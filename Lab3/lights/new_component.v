==> flow/design.v <==
`timescale 1 ps / 1 ps
module new_component (
		input  wire        clk_clk,                 
		input  wire        rst_reset,               
		input  wire        avalon_slave_address,    
		input  wire [31:0] avalon_slave_writedata,  
		input  wire        avalon_slave_write,      
		output reg [25:0] leds_new_signal          
	);
	localparam CTR_LEN = 26; 
	localparam MAX_DUTY = 2**26 - 1;
	localparam CTR_INCR = 2**13;
	reg [CTR_LEN-1:0] counter;
	reg [CTR_LEN-1:0] counter_next;
	reg [CTR_LEN-1:0] compare [25:0];
	reg [CTR_LEN-1:0] compare_next [25:0];
	reg [25:0] pwm_bits;
	genvar i;
	generate
		for (i = 0; i < 26; i=i+1) begin: pwm_gen_loop
			always @(*) begin
				if (counter < compare[i])
					pwm_bits[i] = 1'b1;
				else
					pwm_bits[i] = 1'b0;
			end
			always @(posedge clk_clk) begin
				if (rst_reset)
					compare[i] <= 26'b0;
				else if (avalon_slave_write && avalon_slave_writedata[i])
					compare[i] <= MAX_DUTY; 		 
				else
					compare[i] <= compare_next[i];  
			end
		end
	endgenerate
	integer k;
	always @(posedge clk_clk or posedge rst_reset) begin
		if (rst_reset == 1) begin
			leds_new_signal <= 26'd0;
			counter <= 1'b0;
		end
		else begin
			counter_next <= counter + CTR_INCR;
			for (k=0; k<26; k=k+1) begin
				if (compare[k])
					compare_next[k] <= compare[k] - 1;
				else
					compare_next[k] <= compare[k];
			end
			counter <= counter_next;
			leds_new_signal <= pwm_bits;
		end
	end
endmodule
Step by step through the tools: new_component. The steps from the RTL of new_component to its reports follow in flow order. Lines are those of the file above, counted from 1. Library cell names are shortened. The mark - stands for no value.

Top: new_component. Clock port: clk_clk. Cell library: sky130hd. Timing corner: tt_025C_1v80.

After elaboration. Source: Yosys, flattened and elaborated. Widths are those after wreduce; folded enables and synchronous resets count as part of the registers. Registers that Yosys merges into a memory's read port (data or address) are not register bits. Print and check cells do not count. Equal cells are merged and count once.

Under bits in registers stands 1430. Input bits: 36. Under output and inout port bits stands 26.

$add $sub $neg: 27. The figure for $lt $le $gt $ge is 26. Multiplexer cells: 78. For reduce/logical cells the number is 52.

Operators by type and width (number): two-way mux 26 bit (52); subtractor 26 x 1 -> 26 bit (second input constant) (26); less-than comparator 26 bit (26); nonzero test 26 bit (26); logical AND 1 bit (26); adder 26 x 14 -> 26 bit (second input constant) (1); two-way mux 1 bit (26).

Depth. Longest topological path by Yosys (ltp), each cell counted once; first at word level (registers and memories cut), then after technology mapping (sequential cells cut; the memories' decode and read muxes count).

Depth after elaboration: 2. Under ABC_AREA stands 0. Under gate-level depth with buffers stands 10. Gate-level depth less buffers: 8.

Netlist. Source: synth_stat.txt of the flow (Yosys; design flattened, memories mapped). It holds for the ABC_AREA given above (unset counts as 0); a run with the other value may have another netlist.

Cell types: edfxtp_1 (number 702, total area 2.11E+04 sq um); dfxtp_1 (number 676, total area 1.35E+04 sq um); ha_1 (number 677, total area 8.47E+03 sq um); nor2_1 (number 1655, total area 6.21E+03 sq um); xnor2_1 (number 518, total area 4.54E+03 sq um); inv_1 (number 683, total area 2.56E+03 sq um); dfrtp_1 (number 52, total area 1.3E+03 sq um); nand2_1 (number 339, total area 1272.47 sq um); a21oi_1 (number 229, total area 1.15E+03 sq um); nor3_1 (number 215, total area 1.08E+03 sq um); o21ai_0 (number 206, total area 1.03E+03 sq um); a21o_1 (number 136, total area 1.02E+03 sq um); nand4_1 (number 157, total area 982.192 sq um); nor4_1 (number 154, total area 963.424 sq um); nand3_1 (number 151, total area 755.725 sq um); clkbuf_1 (number 182, total area 683.155 sq um); or4_1 (number 78, total area 585.562 sq um); or3_1 (number 60, total area 375.36 sq um).

Not listed: further types 51, cells in them 448.

Cells in the netlist: 7318. The figure for chip area (Yosys) is 70980.6 sq um. The figure for sequential part of the area is 35914.4 sq um. Mapped flip-flops: 1430. Under buffers stands 184.

Path before layout. Source: OpenSTA report_checks on the synthesized netlist (no wires, ideal clock, input and output delay 20% of the period each), path of least setup slack; recovery checks are left aside. Register names are those of the netlist, which keeps one name where synthesis merged equal registers.

Path kind: input to register. Start point: input rst_reset. End point: register compare_next[0][0]. Clock period: 19.2 ns. For input delay the number is 3.840 ns. For library setup time the number is 1.095 ns. The figure for launch time at the first pin is 3.840 ns. Under arrival stands 18.755 ns. The entry for setup slack reads -0.650 ns. The entry for path delay reads 16.010 ns. Stages: 3. The figure for buffers on the path is 2. Under synthesis period reached stands 19.85 ns.

"path delay" is the arrival time less input delay plus setup time. "stages" counts driving pins, that of a launching flip-flop among them; a cell with two outputs on the path counts twice. "synthesis period reached" = period - worst setup slack (recovery checks aside). The figure is calculated, with input and output delays left at 20% of the set period.

Cell sequence: clkbuf_1 -> clkbuf_1 -> inv_1. Under cells in the longest elaborated chain stands 0. For elaborated cells between the ends (all ways) the number is 0. For source lines of those cells the number is 0.

Ends and longest elaborated chain, after synthesis: from (decl) (RTL line 4) `input wire rst_reset,`; to (assign) (RTL line 47) `compare_next[k] <= compare[k] - 1;`; to (assign) (RTL line 49) `compare_next[k] <= compare[k];`; to (decl) (RTL line 16) `reg [CTR_LEN-1:0] compare_next [25:0];`.

Path in the finished layout. Path of least setup slack in the final report of flow run A (OpenROAD, finished layout, wires in). Where an end is a register, its clock arrival counts in the times.

Path kind: input to register. Start point: input rst_reset. End point: register compare_next[2][23]. Clock period: 25.7 ns. For input delay the number is 5.14 ns. For library setup time the number is 0.37 ns. The figure for launch time at the first pin is 5.14 ns. Under arrival stands 7.91 ns. The entry for setup slack reads 18.19 ns. Stages: 4. The figure for buffers on the path is 3.

Cell sequence: buf_8 -> inv_8 -> buf_4 -> buf_4. Under cells in the longest elaborated chain stands 0. For elaborated cells between the ends (all ways) the number is 0. For source lines of those cells the number is 0.

Ends and longest elaborated chain, post-layout: from (decl) (RTL line 4) `input wire rst_reset,`; to (assign) (RTL line 47) `compare_next[k] <= compare[k] - 1;`; to (assign) (RTL line 49) `compare_next[k] <= compare[k];`; to (decl) (RTL line 16) `reg [CTR_LEN-1:0] compare_next [25:0];`.

## Implementation results

Below are 2 stored runs of the flow (Yosys, OpenROAD; platform sky130hd) on new_component, each with its settings and what was measured, unordered. Constraints: input delay and output delay 20% of the set period each, output load 0.01 pF. "clock period achieved" is the run's clock period less its worst setup slack. It is reckoned from that one timing run; input and output delays stay at 20% of the period that was set. "total power after layout" is the tool's figure for a default switching activity; nothing was simulated.

Flow run A has these settings: period_ns 25.7; CORE_UTILIZATION 40; PLACE_DENSITY_LB_ADDON 0.15; CORE_ASPECT_RATIO 1.35; CELL_PAD_IN_SITES_GLOBAL_PLACEMENT 2; CELL_PAD_IN_SITES_DETAIL_PLACEMENT 0; GPL_TIMING_DRIVEN 1; CTS_CLUSTER_DIAMETER 354; CAP_MARGIN 0; MAX_ROUTING_LAYER met5; CORE_MARGIN 2; SLEW_MARGIN 20. The mapped cell area after synthesis is 70980.6 sq um. The final design utilization is 0.452. The total power after layout comes to 0.00582 W. The worst setup slack after layout comes to 18.189 ns. The setup total negative slack is 0.000 ns. The clock period achieved comes to 7.511 ns. The measured area inside the die boundary is 180877.0 sq um.

Flow run B has these settings: period_ns 20.3; CORE_UTILIZATION 55; SETUP_SLACK_MARGIN 2.83; HOLD_SLACK_MARGIN 0.12; CORE_ASPECT_RATIO 0.95; CORE_MARGIN 6; CELL_PAD_IN_SITES_GLOBAL_PLACEMENT 2; CELL_PAD_IN_SITES_DETAIL_PLACEMENT 2; GPL_TIMING_DRIVEN 0; GPL_ROUTABILITY_DRIVEN 0; CTS_CLUSTER_DIAMETER 260; CAP_MARGIN 20; SLEW_MARGIN 20. Outcome: not finished: placement ended with error DPL-0033.
